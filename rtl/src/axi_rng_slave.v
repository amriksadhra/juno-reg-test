==> flow/design.v <==
`timescale 1ns / 1ps
`timescale 1ns / 1ps
module axi_rng_slave (
    input  wire        ACLK,
    input  wire        ARESETn,
    input  wire [15:0] ARID,
    input  wire [31:0] ARADDR,
    input  wire [3:0]  ARLEN,
    input  wire [2:0]  ARSIZE,
    input  wire [1:0]  ARBURST,
    input  wire        ARVALID,
    output reg         ARREADY,
    output reg  [15:0] RID,
    output reg  [31:0] RDATA,
    output reg  [1:0]  RRESP,
    output reg         RLAST,
    output reg         RVALID,
    input  wire        RREADY,
    input  wire [15:0] AWID,
    input  wire [31:0] AWADDR,
    input  wire [3:0]  AWLEN,
    input  wire [2:0]  AWSIZE,
    input  wire [1:0]  AWBURST,
    input  wire        AWVALID,
    output reg         AWREADY,
    input  wire [31:0] WDATA,
    input  wire [7:0]  WSTRB,
    input  wire        WVALID,
    output reg         WREADY,
    output reg  [15:0] BID,
    output reg  [1:0]  BRESP,
    output reg         BVALID,
    input  wire        BREADY
);
    wire [31:0] random_data;
    reg  [31:0] control_reg;  
    reg  [31:0] seed_reg;  
    reg  [31:0] read_count;  
    reg  [15:0] latched_arid;
    reg  [31:0] latched_araddr;
    reg  [15:0] latched_awid;
    reg  [31:0] latched_awaddr;
    reg  [31:0] latched_wdata;
    reg  [7:0]  latched_wstrb;
    reg [1:0] read_state;
    reg [2:0] write_state;
    localparam READ_IDLE     = 2'b00;
    localparam READ_DECODE   = 2'b01;
    localparam READ_RESPOND  = 2'b10;
    localparam WRITE_IDLE    = 3'b000;
    localparam WRITE_ADDR    = 3'b001;
    localparam WRITE_DATA    = 3'b010;
    localparam WRITE_EXEC    = 3'b011;
    localparam WRITE_RESP    = 3'b100;
    lfsr u_rng (
        .ACLK(ACLK),
        .ARESETn(ARESETn),
        .read_enable(1'b1),
        .random_data(random_data)
    );
    always @(posedge ACLK or negedge ARESETn) begin
        if (!ARESETn) begin
            ARREADY        <= 1'b0;
            RID            <= 16'h0;
            RDATA          <= 32'h0;
            RRESP          <= 2'b00;
            RLAST          <= 1'b0;
            RVALID         <= 1'b0;
            latched_arid   <= 16'h0;
            latched_araddr <= 32'h0;
            read_count     <= 32'h0;
            read_state     <= READ_IDLE;
        end else begin
            case (read_state)
                READ_IDLE: begin
                    ARREADY <= 1'b0;
                    RVALID  <= 1'b0;
                    RLAST   <= 1'b0;
                    if (ARVALID) begin
                        ARREADY        <= 1'b1;
                        latched_arid   <= ARID;
                        latched_araddr <= ARADDR;
                        read_state     <= READ_DECODE;
                    end
                end
                READ_DECODE: begin
                    ARREADY <= 1'b0;
                    RID   <= latched_arid;
                    RLAST <= 1'b1;
                    if (latched_araddr[23:4] == 4'h0) begin
                        case (latched_araddr[3:2])
                            2'h0: begin  
                                RDATA <= random_data;
                                RRESP <= 2'b00;
                                read_count <= read_count + 32'd1;
                            end
                            2'h1: begin  
                                RDATA <= control_reg;
                                RRESP <= 2'b00;
                            end
                            2'h2: begin  
                                RDATA <= seed_reg;
                                RRESP <= 2'b00;
                            end
                            2'h3: begin  
                                RDATA <= read_count;
                                RRESP <= 2'b00;
                            end
                        endcase
                    end else begin
                        RDATA <= 32'hDEADBEEF;
                        RRESP <= 2'b10;  
                    end
                    RVALID     <= 1'b1;
                    read_state <= READ_RESPOND;
                end
                READ_RESPOND: begin
                    if (RREADY) begin
                        RVALID     <= 1'b0;
                        RLAST      <= 1'b0;
                        read_state <= READ_IDLE;
                    end
                end
                default: begin
                    read_state <= READ_IDLE;
                end
            endcase
        end
    end
    always @(posedge ACLK or negedge ARESETn) begin
        if (!ARESETn) begin
            AWREADY        <= 1'b0;
            WREADY         <= 1'b0;
            BID            <= 16'h0;
            BRESP          <= 2'b00;
            BVALID         <= 1'b0;
            latched_awid   <= 16'h0;
            latched_awaddr <= 32'h0;
            latched_wdata  <= 32'h0;
            latched_wstrb  <= 8'h0;
            control_reg    <= 32'h0;
            seed_reg       <= 32'hACE1;
            write_state    <= WRITE_IDLE;
        end else begin
            case (write_state)
                WRITE_IDLE: begin
                    AWREADY <= 1'b0;
                    WREADY  <= 1'b0;
                    BVALID  <= 1'b0;
                    if (AWVALID && WVALID) begin
                        AWREADY        <= 1'b1;
                        WREADY         <= 1'b1;
                        latched_awid   <= AWID;
                        latched_awaddr <= AWADDR;
                        latched_wdata  <= WDATA;
                        latched_wstrb  <= WSTRB;
                        write_state    <= WRITE_EXEC;
                    end else if (AWVALID) begin
                        AWREADY        <= 1'b1;
                        latched_awid   <= AWID;
                        latched_awaddr <= AWADDR;
                        write_state    <= WRITE_DATA;
                    end else if (WVALID) begin
                        WREADY        <= 1'b1;
                        latched_wdata <= WDATA;
                        latched_wstrb <= WSTRB;
                        write_state   <= WRITE_ADDR;
                    end
                end
                WRITE_ADDR: begin
                    WREADY <= 1'b0;
                    if (AWVALID) begin
                        AWREADY        <= 1'b1;
                        latched_awid   <= AWID;
                        latched_awaddr <= AWADDR;
                        write_state    <= WRITE_EXEC;
                    end
                end
                WRITE_DATA: begin
                    AWREADY <= 1'b0;
                    if (WVALID) begin
                        WREADY        <= 1'b1;
                        latched_wdata <= WDATA;
                        latched_wstrb <= WSTRB;
                        write_state   <= WRITE_EXEC;
                    end
                end
                WRITE_EXEC: begin
                    AWREADY <= 1'b0;
                    WREADY  <= 1'b0;
                    if (latched_awaddr[23:4] == 4'h0) begin
                        case (latched_awaddr[3:2])
                            2'h0: begin  
                                BRESP <= 2'b00;  
                            end
                            2'h1: begin  
                                if (latched_wstrb[0]) control_reg[7:0]   <= latched_wdata[7:0];
                                if (latched_wstrb[1]) control_reg[15:8]  <= latched_wdata[15:8];
                                if (latched_wstrb[2]) control_reg[23:16] <= latched_wdata[23:16];
                                if (latched_wstrb[3]) control_reg[31:24] <= latched_wdata[31:24];
                                BRESP <= 2'b00;
                            end
                            2'h2: begin  
                                if (latched_wstrb[0]) seed_reg[7:0]   <= latched_wdata[7:0];
                                if (latched_wstrb[1]) seed_reg[15:8]  <= latched_wdata[15:8];
                                if (latched_wstrb[2]) seed_reg[23:16] <= latched_wdata[23:16];
                                if (latched_wstrb[3]) seed_reg[31:24] <= latched_wdata[31:24];
                                BRESP <= 2'b00;
                            end
                            2'h3: begin  
                                BRESP <= 2'b00;  
                            end
                        endcase
                    end else begin
                        BRESP <= 2'b10;  
                    end
                    BID         <= latched_awid;
                    BVALID      <= 1'b1;
                    write_state <= WRITE_RESP;
                end
                WRITE_RESP: begin
                    if (BREADY) begin
                        BVALID      <= 1'b0;
                        write_state <= WRITE_IDLE;
                    end
                end
                default: begin
                    write_state <= WRITE_IDLE;
                end
            endcase
        end
    end
endmodule
`timescale 1ns / 1ps
module lfsr #(
    parameter DATA_WIDTH = 32
)(
    input ACLK,
    input ARESETn,
    input read_enable,
    output [31:0] random_data
);
    reg[DATA_WIDTH-1:0] lfsr_reg;
    wire feedback = lfsr_reg[31] ^ lfsr_reg[21] ^ lfsr_reg[1] ^ lfsr_reg[0];
    always @(posedge ACLK or negedge ARESETn) begin
        if (!ARESETn)
            lfsr_reg <= 32'hACE1;
        else
            lfsr_reg <= {lfsr_reg[30:0], feedback};
    end
    assign random_data = lfsr_reg;
endmodule
==> Reports on axi_rng_slave <==
What the tools print for axi_rng_slave, step after step.
Lines are those of the file above, counted from 1.
Operators: Yosys type, input widths -> output width; for muxes data width and select width s.
Library cell names are shortened.
{ "inputs": {"top_module": "axi_rng_slave", "clock": "ACLK", "lib": "sky130hd", "pvt_corner": "tt_025C_1v80"} }

==> Word level <==
Yosys after proc, flatten, opt, wreduce and memory -nomap, before mapping. Memory bits, and registers merged into a memory's read port (data or address), are not among the register bits. Print and check cells are not counted. Equal cells are merged and count once.
{ "classes": {"n_reduce_logical": 35, "compare": 0, "n_shift": 0, "mux": 45, "mul": 0, "equal": 19, "addsub": 1, "n_div": 0, "bitwise": 3} }
{ "op_table": {"columns": ["op", "n"], "rows": [
  ["$mux 32", 6],
  ["$pmux 32 s4", 1],
  ["$pmux 32 s2", 2],
  ["$logic_not 20->1", 2],
  ["$reduce_and 4->1", 9],
  ["$add 32x1->32 const B", 1],
  ["$pmux 16 s2", 1],
  ["$mux 16", 2],
  ["$mux 8", 3],
  ["$mux 3", 6],
  ["$pmux 8 s2", 1],
  ["$pmux 3 s5", 1],
  ["$reduce_and 2->1", 7],
  ["$reduce_bool 3->1", 4],
  ["$pmux 1 s3", 4],
  ["$mux 2", 6],
  ["$eq 2x2->1 const B", 5],
  ["$ne 2x2->1 const B", 5],
  ["$mux 1", 10],
  ["$reduce_or 4->1", 2],
  ["$eq 2x1->1 const B", 3],
  ["$logic_not 2->1", 3],
  ["$reduce_bool 2->1", 3],
  ["$eq 3x2->1 const B", 2],
  ["$pmux 2 s3", 1],
  ["$reduce_or 2->1", 2],
  ["$ne 4x4->1 const B", 1],
  ["$xor 1x1->1", 3]
]} }
Not listed: further kinds 7, cells in them 7.
{ "word_totals": {"memories": 0, "latch_bits": 0, "clocked_rd_ports_x_width": 0, "input_bits": 161, "out_inout_bits": 74, "wordCells": 131, "ramBits": 0, "rom_bits": 0, "register_bits": 334} }

==> Longest topological paths <==
Yosys ltp: most cells in a row. Word level: on the elaborated netlist, between registers, memories and ports. Mapped: between sequential cells and ports; inverters and the memories' decode and read muxes count.
{ "logic_depth": {"ltp_word": 4, "ABC_AREA": 0, "mapped_depth": 7, "ltp_nobuf": 6} }

==> Netlist <==
Source: synth_stat.txt of the flow (Yosys; design flattened, memories mapped). It holds for the ABC_AREA given above (unset counts as 0); a run with the other value may have another netlist.
{ "synth_totals": {"sequential_area_um2": 8005.2, "stdcells": 810, "buffers": 37, "ff_cells": 319, "yosys_area_um2": 12660.9} }
{ "by_type": {"columns": ["type", "n", "type_area_um2"], "rows": [
  ["dfrtp_1", 301, 7.53E+03],
  ["mux2_2", 207, 2.33E+03],
  ["mux4_2", 32, 720.691],
  ["dfstp_2", 18, 472.954],
  ["xnor2_1", 26, 227.718],
  ["o22a_1", 25, 218.96],
  ["inv_1", 21, 78.826],
  ["clkbuf_1", 19, 71.318],
  ["nand2_1", 19, 71.318],
  ["nand3_1", 14, 70.067],
  ["xor2_1", 8, 70.067],
  ["buf_2", 13, 65.062],
  ["and3_1", 10, 62.56],
  ["nand4_1", 10, 62.56],
  ["nand2_2", 8, 50.048],
  ["o22ai_1", 8, 50.048],
  ["nor2_1", 13, 48.797],
  ["nor4_1", 7, 43.792]
]} }
Other cell types: 24; their cells: 51.
The figures by module come from a second, unflattened synthesis with its own total; it is not the netlist above.
{ "hier_totals": {"cells_unflattened": 825, "hier_area_um2": 12843.6} }
Each row is one instance without its submodules.
{ "modules": {"columns": ["mod", "mod_seq_area_um2", "area_um2", "instances", "n_cells"], "rows": [
  ["axi_rng_slave", 7194.4, 12006.5, 1, 790],
  ["lfsr", 810.8, 837.1, 1, 35]
]} }

==> Worst setup path after synthesis <==
Source: OpenSTA report_checks on the synthesized netlist (no wires, ideal clock, input and output delay 20% of the period each), path of least setup slack; recovery checks are left aside. Register names are those of the netlist, which keeps one name where synthesis merged equal registers.
{ "synth_path": {"kind": "flip-flop to flip-flop", "from": "register latched_araddr[22]", "to": "register read_count[1]", "path_slack_ps": -1, "tclk_ps": 1970, "driving_pins": 7, "setup_ps": 125, "delay_ps": 1971, "path_buffers": 1, "t_arrival_ps": 1846, "t_required_ps": 1845, "t_first_pin_ps": 0, "period_less_setup_slack_ps": 1971} }
"delay_ps" = arrival - input delay + setup time.
"driving_pins" counts driving pins, that of a launching flip-flop among them; a cell with two outputs on the path counts twice.
"period_less_setup_slack_ps" is the clock period less the worst setup slack; recovery checks do not enter. This is arithmetic on one report: input and output delays are still those of the set period (20% each).
The rows between start and end are the longest chain of elaborated cells between them; the timing report does not say that the signal goes this way. Where chains are equally long, one stands for them.
A line is the first line of the expression or statement that the cell stems from. Yosys adds cells for indexed reads and writes and turns some case tables into memories.
{ "synth_between": {"path_cell_list": "dfrtp_1 > nor4_1 > nand4_2 > or2_2 > buf_2 > nor3_4 > mux2_2", "elab_chain_len": 2, "cone_cells": 2, "cone_lines": 1, "cone_classes": "reduce/logical (2)"} }
{ "synth_lines": {"columns": ["item", "line_no", "text"], "rows": [
  ["start: assignment", 70, "latched_araddr <= 32'h0;"],
  ["start: assignment", 82, "latched_araddr <= ARADDR;"],
  ["$logic_not 20->1", 90, "if (latched_araddr[23:4] == 4'h0) begin"],
  ["$reduce_and 3->1", null, null],
  ["end: assignment", 71, "read_count     <= 32'h0;"],
  ["end: assignment", 95, "read_count <= read_count + 32'd1;"],
  ["end: declaration", 38, "reg  [31:0] read_count;"]
]} }

==> Worst path after layout <==
Path of least setup slack in the final report of record 1 (OpenROAD, finished layout, wires in). Where an end is a register, its clock arrival counts in the times.
The path's times are printed in steps of 10 ps; the period is the one set.
{ "layout_path": {"kind": "flip-flop to flip-flop", "from": "register latched_araddr[22]", "to": "register read_count[1]", "t_first_pin_ps": 500, "driving_pins": 6, "path_buffers": 0, "path_slack_ps": 1540, "tclk_ps": 4050, "setup_ps": 110, "t_required_ps": 4450, "t_arrival_ps": 2910} }
The rows between start and end are the longest chain of elaborated cells between them; the timing report does not say that the signal goes this way. Where chains are equally long, one stands for them.
{ "layout_between": {"path_cell_list": "dfrtp_1 > nor4_1 > nand4_2 > or2_2 > nor3_4 > mux2_2", "elab_chain_len": 2, "cone_cells": 2, "cone_lines": 1, "cone_classes": "reduce/logical (2)"} }
{ "layout_lines": {"columns": ["item", "line_no", "text"], "rows": [
  ["start: assignment", 70, "latched_araddr <= 32'h0;"],
  ["start: assignment", 82, "latched_araddr <= ARADDR;"],
  ["$logic_not 20->1", 90, "if (latched_araddr[23:4] == 4'h0) begin"],
  ["$reduce_and 3->1", null, null],
  ["end: assignment", 71, "read_count     <= 32'h0;"],
  ["end: assignment", 95, "read_count <= read_count + 32'd1;"],
  ["end: declaration", 38, "reg  [31:0] read_count;"]
]} }

Hand-over note for axi_rng_slave

axi_rng_slave through Yosys and OpenROAD on sky130hd: 2 stored runs, unordered, with their settings and measured results. The constraints put input and output delay at 20% of the set period each and load the outputs with 0.01 pF.
"period_less_ws_ps" = clock period - worst setup slack. The figure is calculated, with input and output delays left at 20% of the set period.
By "timing.worst_path_ps" is meant the share of the clock period that the worst setup path is allowed (20% is reserved at inputs, 20% at outputs), minus its slack. Clock arrival times at its registers enter into it.
"power_total_uw" is the tool's figure for a default switching activity; nothing was simulated.
"timing.worst_path_ps" is known to 10 ps.
[
  {
    "run": "record 1",
    "settings": { "period_ns": 4.05, "CORE_UTILIZATION": 37, "PLACE_DENSITY_LB_ADDON": 0.29, "CORE_MARGIN": 8, "TNS_END_PERCENT": 95, "ABC_AREA": 0, "GPL_ROUTABILITY_DRIVEN": 0, "CTS_CLUSTER_SIZE": 59, "CAP_MARGIN": 20, "SLEW_MARGIN": 20 },
    "results": { "timing.worst_path_ps": 2510, "worstPathKind": "flip-flop to flip-flop", "die_footprint_um2": 40393.0, "setup_worst_slack_ps": 1535, "yosys.chip_area_um2": 12660.9, "period_less_ws_ps": 2515, "final_util_pct": 48.4, "power_total_uw": 8151 }
  },
  {
    "run": "record 2",
    "settings": { "period_ns": 1.71, "CORE_UTILIZATION": 26, "SETUP_SLACK_MARGIN": -0.16, "PLACE_DENSITY_LB_ADDON": 0.21, "CORE_MARGIN": 3, "CELL_PAD_IN_SITES_DETAIL_PLACEMENT": 2, "ABC_AREA": 1, "CTS_CLUSTER_SIZE": 75, "CAP_MARGIN": 20, "SLEW_MARGIN": 20 },
    "results": { "timing.worst_path_ps": 1480, "worstPathKind": "flip-flop to output port", "die_footprint_um2": 55185.1, "setup_worst_slack_ps": -111, "yosys.chip_area_um2": 13624.3, "period_less_ws_ps": 1821, "final_util_pct": 35.1, "power_total_uw": 22466 }
  }
]

End of note.
